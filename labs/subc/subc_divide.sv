==> flow/design.v <==
`timescale 1ns/1ps
module subc_divide(
    input  logic         clk,
    input  logic         rst,
    input  logic         invalid,
    output logic         inready,
    input  logic [31:0]  a,
    input  logic [31:0]  b,
    input  logic [5:0]   nbits,      
    input  logic         outready,
    output logic         outvalid,
    output logic [31:0]  z
);
    logic [31:0] a_reg, b_reg;
    logic [31:0] z_reg;
    logic [5:0]  count;
    logic [5:0]  nbits_reg;
    typedef enum logic [1:0] {
        IDLE,
        RUN,
        DONE
    } state_t;
    state_t state, next_state;
    always_ff @(posedge clk) begin
        if (rst) begin
            state <= IDLE;
        end else begin
            state <= next_state;
        end
    end
    always_comb begin
        next_state = state;
        case (state)
            IDLE: begin
                if (invalid && inready) begin
                    next_state = RUN;
                end
            end
            RUN: begin
                if (count == nbits_reg) begin
                    next_state = DONE;
                end
            end
            DONE: begin
                if (outready && outvalid) begin
                    next_state = IDLE;
                end
            end
            default: next_state = IDLE;
        endcase
    end
    always_ff @(posedge clk) begin
        if (rst) begin
            a_reg <= 32'b0;
            b_reg <= 32'b0;
            z_reg <= 32'b0;
            count <= 6'b0;
            nbits_reg <= 6'b0;
        end else begin
            case (state)
                IDLE: begin
                    if (next_state == RUN) begin
                        a_reg <= a;
                        b_reg <= b;
                        nbits_reg <= nbits;
                        z_reg <= 32'b0;
                        count <= 6'b0;
                    end
                end
                RUN: begin
                    if (count < nbits_reg) begin
                        if ({a_reg[30:0], 1'b0} >= b_reg) begin
                            a_reg <= {a_reg[30:0], 1'b0} - b_reg;
                            z_reg <= {z_reg[30:0], 1'b1};
                        end else begin
                            a_reg <= {a_reg[30:0], 1'b0};
                            z_reg <= {z_reg[30:0], 1'b0};
                        end
                        count <= count + 1;
                    end
                end
                DONE: begin
                end
            endcase
        end
    end
    assign inready = (state == IDLE);
    assign outvalid = (state == DONE);
    assign z = z_reg;
endmodule
Reports on subc_divide
What the tools print for subc_divide, step after step.
Line numbers count from 1 in the design file above.
Operators: Yosys type, input widths -> output width; for muxes data width and select width s.
Library cell names are shortened.
{"block": "inputs", "top_module": "subc_divide", "clk_port": "clk", "library": "sky130hd", "corner": "tt_025C_1v80"}

After elaboration
Yosys after proc, flatten, opt, wreduce and memory -nomap, before mapping. Memory bits, and registers merged into a memory's read port (data or address), are not among the register bits. Print and check cells are not counted. Equal cells are merged and count once.
{"block": "bits", "word_cells": 37, "ff_bits": 109, "output_inout_bits": 34}
{"block": "classes", "add_sub_neg": 2, "eq_ne": 6, "n_cmp": 2, "reduce_and_logical": 6, "muxes": 15}
{"block": "op_table", "op": "$mux 31", "n": 3}
{"block": "op_table", "op": "$pmux 32 s2", "n": 1}
{"block": "op_table", "op": "$mux 32", "n": 2}
{"block": "op_table", "op": "$pmux 31 s2", "n": 1}
{"block": "op_table", "op": "$ge 32x32->1", "n": 1}
{"block": "op_table", "op": "$sub 31x31->31", "n": 1}
{"block": "op_table", "op": "$pmux 6 s2", "n": 1}
{"block": "op_table", "op": "$mux 6", "n": 2}
{"block": "op_table", "op": "$add 6x1->6 const B", "n": 1}
{"block": "op_table", "op": "$lt 6x6->1", "n": 1}
{"block": "op_table", "op": "$eq 6x6->1", "n": 1}
{"block": "op_table", "op": "$pmux 2 s3", "n": 1}
{"block": "op_table", "op": "$mux 2", "n": 3}
{"block": "op_table", "op": "$eq 2x1->1 const B", "n": 2}
{"block": "op_table", "op": "$ne 2x2->1 const B", "n": 2}
{"block": "op_table", "op": "$reduce_and 3->1", "n": 1}
{"block": "op_table", "op": "$logic_and 1x1->1", "n": 2}
{"block": "op_table", "op": "$eq 2x2->1 const B", "n": 1}
{"block": "op_table", "op": "$logic_not 2->1", "n": 1}
{"block": "op_table", "op": "$reduce_and 2->1", "n": 1}
{"block": "op_table", "op": "$reduce_bool 2->1", "n": 1}
{"block": "op_table", "op": "$mux 1", "n": 1}

Logic depth
Longest topological path by Yosys (ltp), each cell counted once; first at word level (registers and memories cut), then after technology mapping (sequential cells cut; the memories' decode and read muxes count).
{"block": "depth", "word_depth": 7, "ABC_AREA": 1, "ltp_mapped": 16, "ltp_nobuf": 16}

After synthesis
Yosys stat after the flow's synthesis: flattened, memories mapped to cells. It holds for the ABC_AREA given above (unset counts as 0); a run with the other value may have another netlist.
Totals and module areas in this step are rounded.
{"block": "types", "type": "dfxtp_1", "n": 110, "area_total_um2": 2.2E+03}
{"block": "types", "type": "nand2_1", "n": 391, "area_total_um2": 1.47E+03}
{"block": "types", "type": "inv_1", "n": 227, "area_total_um2": 852.067}
{"block": "types", "type": "a21oi_1", "n": 120, "area_total_um2": 600.576}
{"block": "types", "type": "nor2_1", "n": 153, "area_total_um2": 574.301}
{"block": "types", "type": "ha_1", "n": 39, "area_total_um2": 487.968}
{"block": "types", "type": "nand3_1", "n": 83, "area_total_um2": 415.398}
{"block": "types", "type": "o21ai_0", "n": 41, "area_total_um2": 205.197}
{"block": "types", "type": "xnor2_1", "n": 15, "area_total_um2": 131.376}
{"block": "types", "type": "a21oi_2", "n": 11, "area_total_um2": 96.342}
{"block": "types", "type": "buf_2", "n": 16, "area_total_um2": 80.077}
{"block": "types", "type": "buf_6", "n": 7, "area_total_um2": 78.826}
{"block": "types", "type": "clkbuf_1", "n": 18, "area_total_um2": 67.565}
{"block": "types", "type": "nand4_1", "n": 9, "area_total_um2": 56.304}
{"block": "types", "type": "buf_4", "n": 5, "area_total_um2": 37.536}
{"block": "types", "type": "xor2_1", "n": 4, "area_total_um2": 35.034}
{"block": "types", "type": "nand2_4", "n": 3, "area_total_um2": 33.782}
{"block": "types", "type": "and2_1", "n": 4, "area_total_um2": 25.024}
Not listed: further types 17, cells in them 26.
{"block": "synth_totals", "seqArea_mm2": 0.002202, "cell_count": 1282, "n_buf": 47, "ff_cells": 110, "yosys_area_mm2": 0.007624}

Worst setup path after synthesis
Source: OpenSTA report_checks on the synthesized netlist (no wires, ideal clock, input and output delay 20% of the period each), path of least setup slack; recovery checks are left aside. Register names are those of the netlist, which keeps one name where synthesis merged equal registers.
{"block": "synth_path", "kind": "flip-flop to flip-flop", "startpoint": "register b_reg[0]", "endpoint": "register a_reg[16]", "period_ps": 3460, "slack_ps": 1487, "path_delay_ps": 1973, "arrival_ps": 1907, "stages": 15, "path_buffers": 1, "launch_ps": 0, "period_less_setup_slack_ps": 1973}
"path_delay_ps" is the arrival time less input delay plus setup time.
"stages" counts driving pins, that of a launching flip-flop among them; a cell with two outputs on the path counts twice.
"period_less_setup_slack_ps" = period - worst setup slack (recovery checks aside). The figure is calculated, with input and output delays left at 20% of the set period.
Between the ends stands the longest chain of elaborated cells between them, by number of cells; it is not shown to be the way that was timed. Of several equally long chains one is given.
A line is the first line of the expression or statement that the cell stems from. Yosys adds cells for indexed reads and writes and turns some case tables into memories.
At most two assigning lines are given for a register; there are more.
{"block": "synth_between", "path_cell_list": "dfxtp_1 -> inv_1 -> fa_1 -> nand2_1 -> nand2_1 -> nand3_1 -> nand2_1 -> nand2_1 -> nand3_1 -> nand2_2 -> nand2_4 -> buf_6 -> nand2_1 -> nand3_1 -> a21oi_2", "elab_chain_len": 4, "cone_cells": 5, "lines_between": 4, "cone_classes": "1 x add/sub; 1 x compare; 3 x mux"}
{"block": "synth_lines", "element": "from (decl)", "line_no": 14, "rtl": "logic [31:0] a_reg, b_reg;"}
{"block": "synth_lines", "element": "from (assign)", "line_no": 55, "rtl": "b_reg <= 32'b0;"}
{"block": "synth_lines", "element": "from (assign)", "line_no": 64, "rtl": "b_reg <= b;"}
{"block": "synth_lines", "element": "$sub 31x31->31", "line_no": 73, "rtl": "a_reg <= {a_reg[30:0], 1'b0} - b_reg;"}
{"block": "synth_lines", "element": "$mux 31", "line_no": 72, "rtl": "if ({a_reg[30:0], 1'b0} >= b_reg) begin"}
{"block": "synth_lines", "element": "$mux 31", "line_no": 71, "rtl": "if (count < nbits_reg) begin"}
{"block": "synth_lines", "element": "$pmux 31 s2", "line_no": 60, "rtl": "case (state)"}
{"block": "synth_lines", "element": "to (assign)", "line_no": 63, "rtl": "a_reg <= a;"}
{"block": "synth_lines", "element": "to (assign)", "line_no": 73}

Path in the finished layout
From the final timing report of flow run A: the path of least setup slack in the routed layout; clock arrival at registers is part of the times.
The path's times are printed in steps of 10 ps; the period is the one set.
{"block": "layout_path", "kind": "flip-flop to flip-flop", "startpoint": "register b_reg[11]", "endpoint": "register a_reg[19]", "arrival_ps": 2770, "slack_ps": 160, "path_buffers": 0, "stages": 13, "period_ps": 2620, "launch_ps": 380}
Between the ends stands the longest chain of elaborated cells between them, by number of cells; it is not shown to be the way that was timed. Of several equally long chains one is given.
At most two assigning lines are given for a register; there are more.
{"block": "layout_between", "path_cell_list": "dfxtp_1 -> inv_1 -> ha_1 -> nand2_1 -> nor2_1 -> inv_1 -> nor2_1 -> nand3_1 -> nand4_1 -> nand2_1 -> nand2_1 -> nand3_1 -> a21oi_2", "elab_chain_len": 4, "cone_cells": 5, "lines_between": 4, "cone_classes": "1 x add/sub; 1 x compare; 3 x mux"}
{"block": "layout_lines", "element": "from (decl)", "line_no": 14, "rtl": "logic [31:0] a_reg, b_reg;"}
{"block": "layout_lines", "element": "from (assign)", "line_no": 55, "rtl": "b_reg <= 32'b0;"}
{"block": "layout_lines", "element": "from (assign)", "line_no": 64, "rtl": "b_reg <= b;"}
{"block": "layout_lines", "element": "$sub 31x31->31", "line_no": 73, "rtl": "a_reg <= {a_reg[30:0], 1'b0} - b_reg;"}
{"block": "layout_lines", "element": "$mux 31", "line_no": 72, "rtl": "if ({a_reg[30:0], 1'b0} >= b_reg) begin"}
{"block": "layout_lines", "element": "$mux 31", "line_no": 71, "rtl": "if (count < nbits_reg) begin"}
{"block": "layout_lines", "element": "$pmux 31 s2", "line_no": 60, "rtl": "case (state)"}
{"block": "layout_lines", "element": "to (assign)", "line_no": 63, "rtl": "a_reg <= a;"}
{"block": "layout_lines", "element": "to (assign)", "line_no": 73}

Subject: flow runs of subc_divide

Hi,

Settings and measured results of 2 stored flow runs for module subc_divide (sky130hd), not sorted in any way. The constraints put input and output delay at 20% of the set period each and load the outputs with 0.01 pF.
"worstPathTime_ps" = time allowed to the worst setup path (clock period - input delay - output delay, where it has them) - its slack; a late launch clock adds to it, a late capture clock takes from it.
"power_mw" rests on the timing tool's default activity at the inputs, not on a simulated workload.
"worstPathTime_ps" is known to 10 ps.
Values from the reports are rounded here.

Flow run A
==> flow/run.sh <==
#!/bin/bash
# the make line also repeats the synthesis and layout settings of config.mk as NAME=value (left out here)
make -C /OpenROAD-flow-scripts/flow DESIGN_CONFIG=/design/flow/config.mk WORK_HOME=/design/flow/orfs CLKGATE_MAP_FILE= finish
==> flow/config.mk <==
export PLATFORM = sky130hd
export DESIGN_NAME = subc_divide
export DESIGN_NICKNAME = subc_divide
export VERILOG_FILES = /design/flow/design.v
export SDC_FILE = /design/flow/constraint.sdc
export NUM_CORES = 4
export LEC_CHECK = 0
export ABC_AREA = 1
export CAP_MARGIN = 25
export CELL_PAD_IN_SITES_GLOBAL_PLACEMENT = 1
export CORE_MARGIN = 2
export CORE_UTILIZATION = 21
export CTS_CLUSTER_DIAMETER = 61
export CTS_CLUSTER_SIZE = 23
export GPL_TIMING_DRIVEN = 1
export MAX_ROUTING_LAYER = met4
export MIN_ROUTING_LAYER = met2
export PLACE_DENSITY_LB_ADDON = 0.18
export SETUP_SLACK_MARGIN = -0.23
export SLEW_MARGIN = 35
export TNS_END_PERCENT = 75
==> flow/constraint.sdc <==
create_clock -name core_clock -period 2.62 [get_ports {clk}]
set_input_delay 0.5240 -clock core_clock [delete_from_list [all_inputs] [get_ports {clk}]]
set_output_delay 0.5240 -clock core_clock [all_outputs]
set_load 0.01 [all_outputs]

==> results of flow run A, as JSON <==
{
  "fin_tns_ps": 0,
  "power_mw": 10.58,
  "worstPathTime_ps": 2460,
  "worst_setup_path_type": "flip-flop to flip-flop",
  "die_area_mm2": 0.03784,
  "utilization_frac": 0.267,
  "worst_setup_slack_ps": 164,
  "synthArea_mm2": 0.007624,
  "worst_hold_slack_ps": 454
}

Flow run B
==> flow/run.sh <==
#!/bin/bash
# the make line also repeats the synthesis and layout settings of config.mk as NAME=value (left out here)
make -C /OpenROAD-flow-scripts/flow DESIGN_CONFIG=/design/flow/config.mk WORK_HOME=/design/flow/orfs CLKGATE_MAP_FILE= finish
==> flow/config.mk <==
export PLATFORM = sky130hd
export DESIGN_NAME = subc_divide
export DESIGN_NICKNAME = subc_divide
export VERILOG_FILES = /design/flow/design.v
export SDC_FILE = /design/flow/constraint.sdc
export NUM_CORES = 4
export LEC_CHECK = 0
export CAP_MARGIN = 20
export CORE_MARGIN = 2
export CORE_UTILIZATION = 40
export SLEW_MARGIN = 20
==> flow/constraint.sdc <==
create_clock -name core_clock -period 5.29 [get_ports {clk}]
set_input_delay 1.0580 -clock core_clock [delete_from_list [all_inputs] [get_ports {clk}]]
set_output_delay 1.0580 -clock core_clock [all_outputs]
set_load 0.01 [all_outputs]

==> results of flow run B, as JSON <==
{
  "fin_tns_ps": 0,
  "power_mw": 2.962,
  "worstPathTime_ps": 3500,
  "worst_setup_path_type": "flip-flop to flip-flop",
  "die_area_mm2": 0.0174,
  "utilization_frac": 0.503,
  "worst_setup_slack_ps": 1793,
  "synthArea_mm2": 0.006543,
  "worst_hold_slack_ps": 455
}

Regards
